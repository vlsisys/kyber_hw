==> flow/design.v <==
module cbd
(	
	output reg	[47:0]		o_coeffs,
	output reg				o_coeffs_valid,
	output reg				o_ibytes_ready,
	output reg				o_done,
	input		[63:0]		i_ibytes,
	input					i_ibytes_valid,
	input		[1:0]		i_eta,
	input					i_clk,
	input					i_rstn
);
	localparam	S_IDLE		= 3'd0  ;
	localparam	S_ETA2		= 3'd1  ;
	localparam	S_ETA3_0	= 3'd2  ;
	localparam	S_ETA3_1	= 3'd3  ;
	localparam	S_ETA3_2	= 3'd4  ;
	localparam	S_DONE		= 3'd5  ;
	reg			[2:0]		c_state;
	reg			[2:0]		n_state;
	always @(posedge i_clk or negedge i_rstn) begin
		if(!i_rstn) begin
			c_state	<= S_IDLE;
		end else begin
			c_state	<= n_state;
		end
	end
	always @(*) begin
		case(c_state)
			S_IDLE		: n_state = (i_ibytes_valid && i_eta == 2)	? S_ETA2	: 
									(i_ibytes_valid && i_eta == 3)	? S_ETA3_0	: S_IDLE;
			S_ETA2		: n_state = (cnt_coeffs == 15)				? S_DONE	: S_ETA2;
			S_ETA3_0	: n_state = (cnt_coeffs == 15)				? S_DONE	: S_ETA3_1;
			S_ETA3_1	: n_state = (cnt_coeffs == 15)				? S_DONE	: S_ETA3_2;
			S_ETA3_2	: n_state = (cnt_coeffs == 15)				? S_DONE	: S_ETA3_0;
			S_DONE		: n_state = S_IDLE;
			default		: n_state = S_IDLE;
		endcase
	end
	always @(*) begin
		case(n_state)
			S_ETA2		,
			S_ETA3_0	,
			S_ETA3_1	,
			S_ETA3_2	: o_ibytes_ready	= 1;
			default		: o_ibytes_ready	= 0;
		endcase
	end
	always @(*) begin
		case(c_state)
			S_DONE		: o_done	= 1;
			default		: o_done	= 0;
		endcase
	end
	reg			[3:0]		cnt_coeffs;
	always @(posedge i_clk or negedge i_rstn) begin
		if (!i_rstn) begin
			cnt_coeffs	<= 0;
		end else begin
			case (c_state)
				S_DONE	: cnt_coeffs <= 0;
				default	: cnt_coeffs <= o_coeffs_valid ? cnt_coeffs + 1 : cnt_coeffs;
			endcase
		end
	end
	wire		[63:0]		ibytes_bwr;	
	genvar					i;
	generate
		for (i=0; i<8; i=i+1) begin
			assign	ibytes_bwr[64-1-8*i-:8] = {
						i_ibytes[64-1-8*i-7],
						i_ibytes[64-1-8*i-6],
						i_ibytes[64-1-8*i-5],
						i_ibytes[64-1-8*i-4],
						i_ibytes[64-1-8*i-3],
						i_ibytes[64-1-8*i-2],
						i_ibytes[64-1-8*i-1],
						i_ibytes[64-1-8*i-0]
			};
		end
	endgenerate
	reg			[63:0]		ibytes_reg;
	always @(posedge i_clk) begin
		case (c_state)
			S_ETA2		,
			S_ETA3_0	: ibytes_reg		<= ibytes_bwr       ;
			S_ETA3_1	: ibytes_reg[31:0]	<= ibytes_bwr[31:0] ;
			default		: ibytes_reg		<= i_ibytes			;
		endcase
	end
	always @(posedge i_clk or negedge i_rstn) begin
		if (!i_rstn) begin
			o_coeffs	<= 0;
		end else begin
			case (c_state)
				S_ETA2		: begin
					o_coeffs[48-1-3* 0-:3]	<=	ibytes_bwr[63] + ibytes_bwr[62] - ibytes_bwr[61] - ibytes_bwr[60];
					o_coeffs[48-1-3* 1-:3]	<=	ibytes_bwr[59] + ibytes_bwr[58] - ibytes_bwr[57] - ibytes_bwr[56];
					o_coeffs[48-1-3* 2-:3]	<=	ibytes_bwr[55] + ibytes_bwr[54] - ibytes_bwr[53] - ibytes_bwr[52];
					o_coeffs[48-1-3* 3-:3]	<=	ibytes_bwr[51] + ibytes_bwr[50] - ibytes_bwr[49] - ibytes_bwr[48];
					o_coeffs[48-1-3* 4-:3]	<=	ibytes_bwr[47] + ibytes_bwr[46] - ibytes_bwr[45] - ibytes_bwr[44];
					o_coeffs[48-1-3* 5-:3]	<=	ibytes_bwr[43] + ibytes_bwr[42] - ibytes_bwr[41] - ibytes_bwr[40];
					o_coeffs[48-1-3* 6-:3]	<=	ibytes_bwr[39] + ibytes_bwr[38] - ibytes_bwr[37] - ibytes_bwr[36];
					o_coeffs[48-1-3* 7-:3]	<=	ibytes_bwr[35] + ibytes_bwr[34] - ibytes_bwr[33] - ibytes_bwr[32];
					o_coeffs[48-1-3* 8-:3]	<=	ibytes_bwr[31] + ibytes_bwr[30] - ibytes_bwr[29] - ibytes_bwr[28];
					o_coeffs[48-1-3* 9-:3]	<=	ibytes_bwr[27] + ibytes_bwr[26] - ibytes_bwr[25] - ibytes_bwr[24];
					o_coeffs[48-1-3*10-:3]	<=	ibytes_bwr[23] + ibytes_bwr[22] - ibytes_bwr[21] - ibytes_bwr[20];
					o_coeffs[48-1-3*11-:3]	<=	ibytes_bwr[19] + ibytes_bwr[18] - ibytes_bwr[17] - ibytes_bwr[16];
					o_coeffs[48-1-3*12-:3]	<=	ibytes_bwr[15] + ibytes_bwr[14] - ibytes_bwr[13] - ibytes_bwr[12];
					o_coeffs[48-1-3*13-:3]	<=	ibytes_bwr[11] + ibytes_bwr[10] - ibytes_bwr[ 9] - ibytes_bwr[ 8];
					o_coeffs[48-1-3*14-:3]	<=	ibytes_bwr[ 7] + ibytes_bwr[ 6] - ibytes_bwr[ 5] - ibytes_bwr[ 4];
					o_coeffs[48-1-3*15-:3]	<=	ibytes_bwr[ 3] + ibytes_bwr[ 2] - ibytes_bwr[ 1] - ibytes_bwr[ 0];
				end
				S_ETA3_0	: o_coeffs	<= o_coeffs;
				S_ETA3_1	: begin
					o_coeffs[48-1-3* 0-:3]	<=	ibytes_reg[63] + ibytes_reg[62] + ibytes_reg[61] - ibytes_reg[60] - ibytes_reg[59] - ibytes_reg[58];	 
					o_coeffs[48-1-3* 1-:3]	<=	ibytes_reg[57] + ibytes_reg[56] + ibytes_reg[55] - ibytes_reg[54] - ibytes_reg[53] - ibytes_reg[52];	 
					o_coeffs[48-1-3* 2-:3]	<=	ibytes_reg[51] + ibytes_reg[50] + ibytes_reg[49] - ibytes_reg[48] - ibytes_reg[47] - ibytes_reg[46];	 
					o_coeffs[48-1-3* 3-:3]	<=	ibytes_reg[45] + ibytes_reg[44] + ibytes_reg[43] - ibytes_reg[42] - ibytes_reg[41] - ibytes_reg[40];	 
					o_coeffs[48-1-3* 4-:3]	<=	ibytes_reg[39] + ibytes_reg[38] + ibytes_reg[37] - ibytes_reg[36] - ibytes_reg[35] - ibytes_reg[34];	 
					o_coeffs[48-1-3* 5-:3]	<=	ibytes_reg[33] + ibytes_reg[32] + ibytes_reg[31] - ibytes_reg[30] - ibytes_reg[29] - ibytes_reg[28];	 
					o_coeffs[48-1-3* 6-:3]	<=	ibytes_reg[27] + ibytes_reg[26] + ibytes_reg[25] - ibytes_reg[24] - ibytes_reg[23] - ibytes_reg[22];	 
					o_coeffs[48-1-3* 7-:3]	<=	ibytes_reg[21] + ibytes_reg[20] + ibytes_reg[19] - ibytes_reg[18] - ibytes_reg[17] - ibytes_reg[16];	 
					o_coeffs[48-1-3* 8-:3]	<=	ibytes_reg[15] + ibytes_reg[14] + ibytes_reg[13] - ibytes_reg[12] - ibytes_reg[11] - ibytes_reg[10];	 
					o_coeffs[48-1-3* 9-:3]	<=	ibytes_reg[ 9] + ibytes_reg[ 8] + ibytes_reg[ 7] - ibytes_reg[ 6] - ibytes_reg[ 5] - ibytes_reg[ 4];	 
					o_coeffs[48-1-3*10-:3]	<=	ibytes_reg[ 3] + ibytes_reg[ 2] + ibytes_reg[ 1] - ibytes_reg[ 0] - ibytes_bwr[63] - ibytes_bwr[62];	 
					o_coeffs[48-1-3*11-:3]	<=	ibytes_bwr[61] + ibytes_bwr[60] + ibytes_bwr[59] - ibytes_bwr[58] - ibytes_bwr[57] - ibytes_bwr[56];	 
					o_coeffs[48-1-3*12-:3]	<=	ibytes_bwr[55] + ibytes_bwr[54] + ibytes_bwr[53] - ibytes_bwr[52] - ibytes_bwr[51] - ibytes_bwr[50];	 
					o_coeffs[48-1-3*13-:3]	<=	ibytes_bwr[49] + ibytes_bwr[48] + ibytes_bwr[47] - ibytes_bwr[46] - ibytes_bwr[45] - ibytes_bwr[44];	 
					o_coeffs[48-1-3*14-:3]	<=	ibytes_bwr[43] + ibytes_bwr[42] + ibytes_bwr[41] - ibytes_bwr[40] - ibytes_bwr[39] - ibytes_bwr[38];	 
					o_coeffs[48-1-3*15-:3]	<=	ibytes_bwr[37] + ibytes_bwr[36] + ibytes_bwr[35] - ibytes_bwr[34] - ibytes_bwr[33] - ibytes_bwr[32];	 
				end
				S_ETA3_2	: begin
					o_coeffs[48-1-3* 0-:3]	<=	ibytes_reg[31] + ibytes_reg[30] + ibytes_reg[29] - ibytes_reg[28] - ibytes_reg[27] - ibytes_reg[26];	 
					o_coeffs[48-1-3* 1-:3]	<=	ibytes_reg[25] + ibytes_reg[24] + ibytes_reg[23] - ibytes_reg[22] - ibytes_reg[21] - ibytes_reg[20];	 
					o_coeffs[48-1-3* 2-:3]	<=	ibytes_reg[19] + ibytes_reg[18] + ibytes_reg[17] - ibytes_reg[16] - ibytes_reg[15] - ibytes_reg[14];	 
					o_coeffs[48-1-3* 3-:3]	<=	ibytes_reg[13] + ibytes_reg[12] + ibytes_reg[11] - ibytes_reg[10] - ibytes_reg[ 9] - ibytes_reg[ 8];	 
					o_coeffs[48-1-3* 4-:3]	<=	ibytes_reg[ 7] + ibytes_reg[ 6] + ibytes_reg[ 5] - ibytes_reg[ 4] - ibytes_reg[ 3] - ibytes_reg[ 2];	 
					o_coeffs[48-1-3* 5-:3]	<=	ibytes_reg[ 1] + ibytes_reg[ 0] + ibytes_bwr[63] - ibytes_bwr[62] - ibytes_bwr[61] - ibytes_bwr[60];	 
					o_coeffs[48-1-3* 6-:3]	<=	ibytes_bwr[59] + ibytes_bwr[58] + ibytes_bwr[57] - ibytes_bwr[56] - ibytes_bwr[55] - ibytes_bwr[54];	 
					o_coeffs[48-1-3* 7-:3]	<=	ibytes_bwr[53] + ibytes_bwr[52] + ibytes_bwr[51] - ibytes_bwr[50] - ibytes_bwr[49] - ibytes_bwr[48];	 
					o_coeffs[48-1-3* 8-:3]	<=	ibytes_bwr[47] + ibytes_bwr[46] + ibytes_bwr[45] - ibytes_bwr[44] - ibytes_bwr[43] - ibytes_bwr[42];	 
					o_coeffs[48-1-3* 9-:3]	<=	ibytes_bwr[41] + ibytes_bwr[40] + ibytes_bwr[39] - ibytes_bwr[38] - ibytes_bwr[37] - ibytes_bwr[36];	 
					o_coeffs[48-1-3*10-:3]	<=	ibytes_bwr[35] + ibytes_bwr[34] + ibytes_bwr[33] - ibytes_bwr[32] - ibytes_bwr[31] - ibytes_bwr[30];	 
					o_coeffs[48-1-3*11-:3]	<=	ibytes_bwr[29] + ibytes_bwr[28] + ibytes_bwr[27] - ibytes_bwr[26] - ibytes_bwr[25] - ibytes_bwr[24];	 
					o_coeffs[48-1-3*12-:3]	<=	ibytes_bwr[23] + ibytes_bwr[22] + ibytes_bwr[21] - ibytes_bwr[20] - ibytes_bwr[19] - ibytes_bwr[18];	 
					o_coeffs[48-1-3*13-:3]	<=	ibytes_bwr[17] + ibytes_bwr[16] + ibytes_bwr[15] - ibytes_bwr[14] - ibytes_bwr[13] - ibytes_bwr[12];	 
					o_coeffs[48-1-3*14-:3]	<=	ibytes_bwr[11] + ibytes_bwr[10] + ibytes_bwr[ 9] - ibytes_bwr[ 8] - ibytes_bwr[ 7] - ibytes_bwr[ 6];	 
					o_coeffs[48-1-3*15-:3]	<=	ibytes_bwr[ 5] + ibytes_bwr[ 4] + ibytes_bwr[ 3] - ibytes_bwr[ 2] - ibytes_bwr[ 1] - ibytes_bwr[ 0];	 
				end
			endcase
		end
	end
	always @(posedge i_clk or negedge i_rstn) begin
		if (!i_rstn) begin
			o_coeffs_valid	<= 0;
		end else begin
			case (c_state)
				S_ETA2		,
				S_ETA3_1	,
				S_ETA3_2	: o_coeffs_valid	<= n_state != S_DONE ? 1 : 0;
				default		: o_coeffs_valid	<= 0;
			endcase
		end
	end
endmodule
[Step by step through the tools: cbd]
The steps from the RTL of cbd to its reports follow in flow order.
Line numbers count from 1 in the design file above.
Operators: Yosys type, input widths -> output width; for muxes data width and select width s.
The mark - stands for no value.
Inputs
  design top: cbd
  clock: i_clk
  standard-cell library: sky130hd
  corner: tt_025C_1v80

[Word level]
Yosys after proc, flatten, opt, wreduce and memory -nomap, before mapping. Memory bits, and registers merged into a memory's read port (data or address), are not among the register bits. Print and check cells are not counted.
Operators by class
  bitwise operators: 0
  equality and inequality tests: 13
  reduce/logical cells: 9
  add/sub/neg operators: 202
  muxes and demuxes: 31
  divide/modulo/power cells: 0
  multipliers: 0
  shift-type cells: 0
  order comparisons: 0
Operators with widths (count)
  $sub 3x1->3: 119
  $pmux 3 s3: 16
  $add 2x1->3: 32
  $add 1x1->2: 41
  $pmux 32 s2: 1
  $mux 32: 1
  $sub 2x1->3: 9
  $pmux 3 s5: 1
  $eq 3x2->1 const B: 4
  $eq 3x3->1 const B: 3
  $mux 3: 3
  $mux 4: 2
  $eq 3x1->1 const B: 2
  $reduce_or 3->1: 2
  $mux 1: 5
  $eq 2x2->1 const B: 2
  $add 4x1->4 const B: 1
  $eq 4x4->1 const B: 1
  $reduce_or 4->1: 1
  $mux 2: 2
  $ne 3x3->1 const B: 1
  $logic_not 3->1: 1
  $reduce_bool 3->1: 1
  $logic_and 1x1->1: 2
  $reduce_bool 2->1: 1
  $reduce_or 2->1: 1
Word-level totals
  input port bits: 69
  word-level cells: 261
  output and inout bits: 51
  register bits: 120
  clocked read ports x word width: 0
  memory bits (read-only): 0
  memory cells: 0
  bits in writable memories: 0
  latch bits: 0

[Longest topological paths]
Depth = most cells in a row (Yosys ltp): at word level without a register or memory, in the mapped netlist without a sequential cell, where the memories' decode and read muxes count.
Logic depth
  word-level depth: 8
  ABC_AREA: 0
  gate-level depth with buffers: 10
  mapped depth without buffers: 10

[Netlist]
Source: synth_stat.txt of the flow (Yosys; design flattened, memories mapped). It holds for the ABC_AREA given above (unset counts as 0); a run with the other value may have another netlist.
Totals and module areas in this step are rounded.
Mapped netlist
  sequential part of the area: 3080 µm²
  flip-flop cells: 123
  buffer cells: 37
  mapped cells: 902
  cell area after synthesis: 9300 µm²
Cell types
  sky130_fd_sc_hd__fa_1: count 105, area in all 2.1E+03 µm²
  sky130_fd_sc_hd__dfrtp_1: count 58, area in all 1.45E+03 µm²
  sky130_fd_sc_hd__ha_1: count 86, area in all 1.08E+03 µm²
  sky130_fd_sc_hd__edfxtp_1: count 32, area in all 960.922 µm²
  sky130_fd_sc_hd__inv_1: count 229, area in all 859.574 µm²
  sky130_fd_sc_hd__dfxtp_1: count 32, area in all 640.614 µm²
  sky130_fd_sc_hd__mux2_2: count 26, area in all 292.781 µm²
  sky130_fd_sc_hd__o21ai_0: count 44, area in all 220.211 µm²
  sky130_fd_sc_hd__nand2_1: count 58, area in all 217.709 µm²
  sky130_fd_sc_hd__a22oi_1: count 20, area in all 150.144 µm²
  sky130_fd_sc_hd__o21a_1: count 17, area in all 127.622 µm²
  sky130_fd_sc_hd__a21oi_1: count 25, area in all 125.12 µm²
  sky130_fd_sc_hd__a221oi_1: count 14, area in all 122.618 µm²
  sky130_fd_sc_hd__nor2_1: count 31, area in all 116.362 µm²
  sky130_fd_sc_hd__nor2b_1: count 15, area in all 93.84 µm²
  sky130_fd_sc_hd__clkbuf_1: count 24, area in all 90.086 µm²
  sky130_fd_sc_hd__o211ai_1: count 11, area in all 82.579 µm²
  sky130_fd_sc_hd__buf_2: count 13, area in all 65.062 µm²
Not listed: further types 27, cells in them 62.

[Worst setup path after synthesis]
OpenSTA on the mapped netlist: ideal clock, no wires. The path of least setup slack (recovery checks aside). Input and output delay are each 20% of the period. Register names are those of the netlist, which keeps one name where synthesis merged equal registers.
Path after synthesis
  kind: input-to-reg
  from: input i_ibytes[41]
  to: register o_coeffs[7]
  library setup time: 0.119 ns
  buffers on the path: 0
  delay of the path: 2.091 ns
  arrival: 2.688 ns
  clock period: 3.58 ns
  required time: 3.461 ns
  driving pins on the path: 8
  slack: 0.773 ns
  time at the first pin: 0.716 ns
  input delay: 0.716 ns
  period reached after synthesis: 2.807 ns
"delay of the path" is the arrival time less input delay plus setup time.
"driving pins on the path": output pins that drive a net of the path, with the launching flip-flop's if there is one; two outputs of one cell count as two.
"period reached after synthesis" is the clock period less the worst setup slack; recovery checks do not enter. This is arithmetic on one report: input and output delays are still those of the set period (20% each).
The rows between start and end are the longest chain of elaborated cells between them; the timing report does not say that the signal goes this way. Where chains are equally long, one stands for them.
A line is the first line of the expression or statement that the cell stems from. Yosys adds cells for indexed reads and writes and turns some case tables into memories.
At most two assigning lines are given for a register; there are more.
On the way, after synthesis
  path through: sky130_fd_sc_hd__ha_1 > sky130_fd_sc_hd__fa_1 > sky130_fd_sc_hd__fa_1 > sky130_fd_sc_hd__inv_1 > sky130_fd_sc_hd__fa_1 > sky130_fd_sc_hd__a22oi_1 > sky130_fd_sc_hd__o211ai_1 > sky130_fd_sc_hd__o21a_1
  cells in the longest elaborated chain: 4
  elaborated cells between the ends (all ways): 4
  RTL lines with such cells: 2
  those cells by class: 3 x add/sub; 1 x mux
Ends and longest elaborated chain, after synthesis
  start, declared: line 7  | input [63:0] i_ibytes,
  $sub 3x1->3 x3: line 129  | o_coeffs[48-1-3*13-:3] <= ibytes_bwr[49] + ibytes_bwr[48] + ibytes_bwr[47] - ibytes_bwr[46] - ibytes_bwr[45] - ...
  $pmux 3 s3: line 95  | case (c_state)
  end, assigned: line 110  | o_coeffs[48-1-3*13-:3] <= ibytes_bwr[11] + ibytes_bwr[10] - ibytes_bwr[ 9] - ibytes_bwr[ 8];
  end, assigned: line 114  | S_ETA3_0 : o_coeffs <= o_coeffs;
  end, declared: line 3  | output reg [47:0] o_coeffs,

[Worst path after layout]
Path of least setup slack in the final report of stored run 2 (OpenROAD, finished layout, wires in). Where an end is a register, its clock arrival counts in the times.
Path post-layout
  kind: reg-to-reg
  from: register ibytes_reg[34]
  to: register o_coeffs[34]
  arrival: 2.86 ns
  required time: 2.13 ns
  slack: -0.74 ns
  clock period: 1.81 ns
  library setup time: 0.11 ns
  driving pins on the path: 9
  buffers on the path: 0
  time at the first pin: 0.42 ns
The rows between start and end are the longest chain of elaborated cells between them; the timing report does not say that the signal goes this way. Where chains are equally long, one stands for them.
At most two assigning lines are given for a register; there are more.
On the way, post-layout
  path through: sky130_fd_sc_hd__edfxtp_1 > sky130_fd_sc_hd__ha_4 > sky130_fd_sc_hd__fa_1 > sky130_fd_sc_hd__fa_2 > sky130_fd_sc_hd__inv_2 > sky130_fd_sc_hd__fa_2 > sky130_fd_sc_hd__a22oi_2 > sky130_fd_sc_hd__o211ai_1 > sky130_fd_sc_hd__o21a_1
  cells in the longest elaborated chain: 2
  elaborated cells between the ends (all ways): 2
  RTL lines with such cells: 2
  those cells by class: 1 x add/sub; 1 x mux
Ends and longest elaborated chain, post-layout
  start, declared: line 82  | reg [63:0] ibytes_reg;
  start, assigned: line 86  | S_ETA3_0 : ibytes_reg <= ibytes_bwr ;
  start, assigned: line 88  | default : ibytes_reg <= i_ibytes ;
  $sub 3x1->3: line 120  | o_coeffs[48-1-3* 4-:3] <= ibytes_reg[39] + ibytes_reg[38] + ibytes_reg[37] - ibytes_reg[36] - ibytes_reg[35] - ...
  $pmux 3 s3: line 95  | case (c_state)
  end, assigned: line 101  | o_coeffs[48-1-3* 4-:3] <= ibytes_bwr[47] + ibytes_bwr[46] - ibytes_bwr[45] - ibytes_bwr[44];
  end, assigned: line 114  | S_ETA3_0 : o_coeffs <= o_coeffs;
  end, declared: line 3  | output reg [47:0] o_coeffs,

Hand-over note for cbd

Measured data: module cbd, platform sky130hd, 2 stored runs of the flow under differing settings, order arbitrary. Input and output delays are each 20% of the period that was set; the output load is 0.01 pF.
"achieved period" = clock period - worst setup slack. The figure is calculated, with input and output delays left at 20% of the set period.
"time on the worst setup path" = time allowed to the worst setup path (clock period - input delay - output delay, where it has them) - its slack; a late launch clock adds to it, a late capture clock takes from it.
By "total power of the final layout" is meant OpenSTA's value without simulated activity: inputs other than the clock are taken to toggle once in ten clock periods, and the tool carries that through the logic.
The results are shown rounded.

==> stored run 1: settings <==
{ "period_ns": 3.01, "CORE_UTILIZATION": 54, "PLACE_DENSITY_LB_ADDON": 0.06, "CORE_MARGIN": 3, "CELL_PAD_IN_SITES_DETAIL_PLACEMENT": 2, "TNS_END_PERCENT": 65, "GPL_TIMING_DRIVEN": 0, "GPL_ROUTABILITY_DRIVEN": 0, "CTS_CLUSTER_SIZE": 36, "CAP_MARGIN": 15, "SLEW_MARGIN": 0 }
==> stored run 1: results <==
not finished: placement ended with error DPL-0033

==> stored run 2: settings <==
{ "period_ns": 1.81, "CAP_MARGIN": 20, "CORE_MARGIN": 2, "CORE_UTILIZATION": 40, "SLEW_MARGIN": 20 }
==> stored run 2: results <==
setup slack of the critical path: -0.739 ns
synthesized cell area: 9300 µm²
utilization after routing: 0.585
achieved period: 2.549 ns
post-route worst hold slack: 0.236 ns
die size: 24500 µm²
time on the worst setup path: 2.55 ns
kind of the worst setup path: reg-to-reg
standard-cell area of the final layout: 13300 µm²
total negative setup slack: -15.3 ns
total power of the final layout: 26800 uW

End of note.
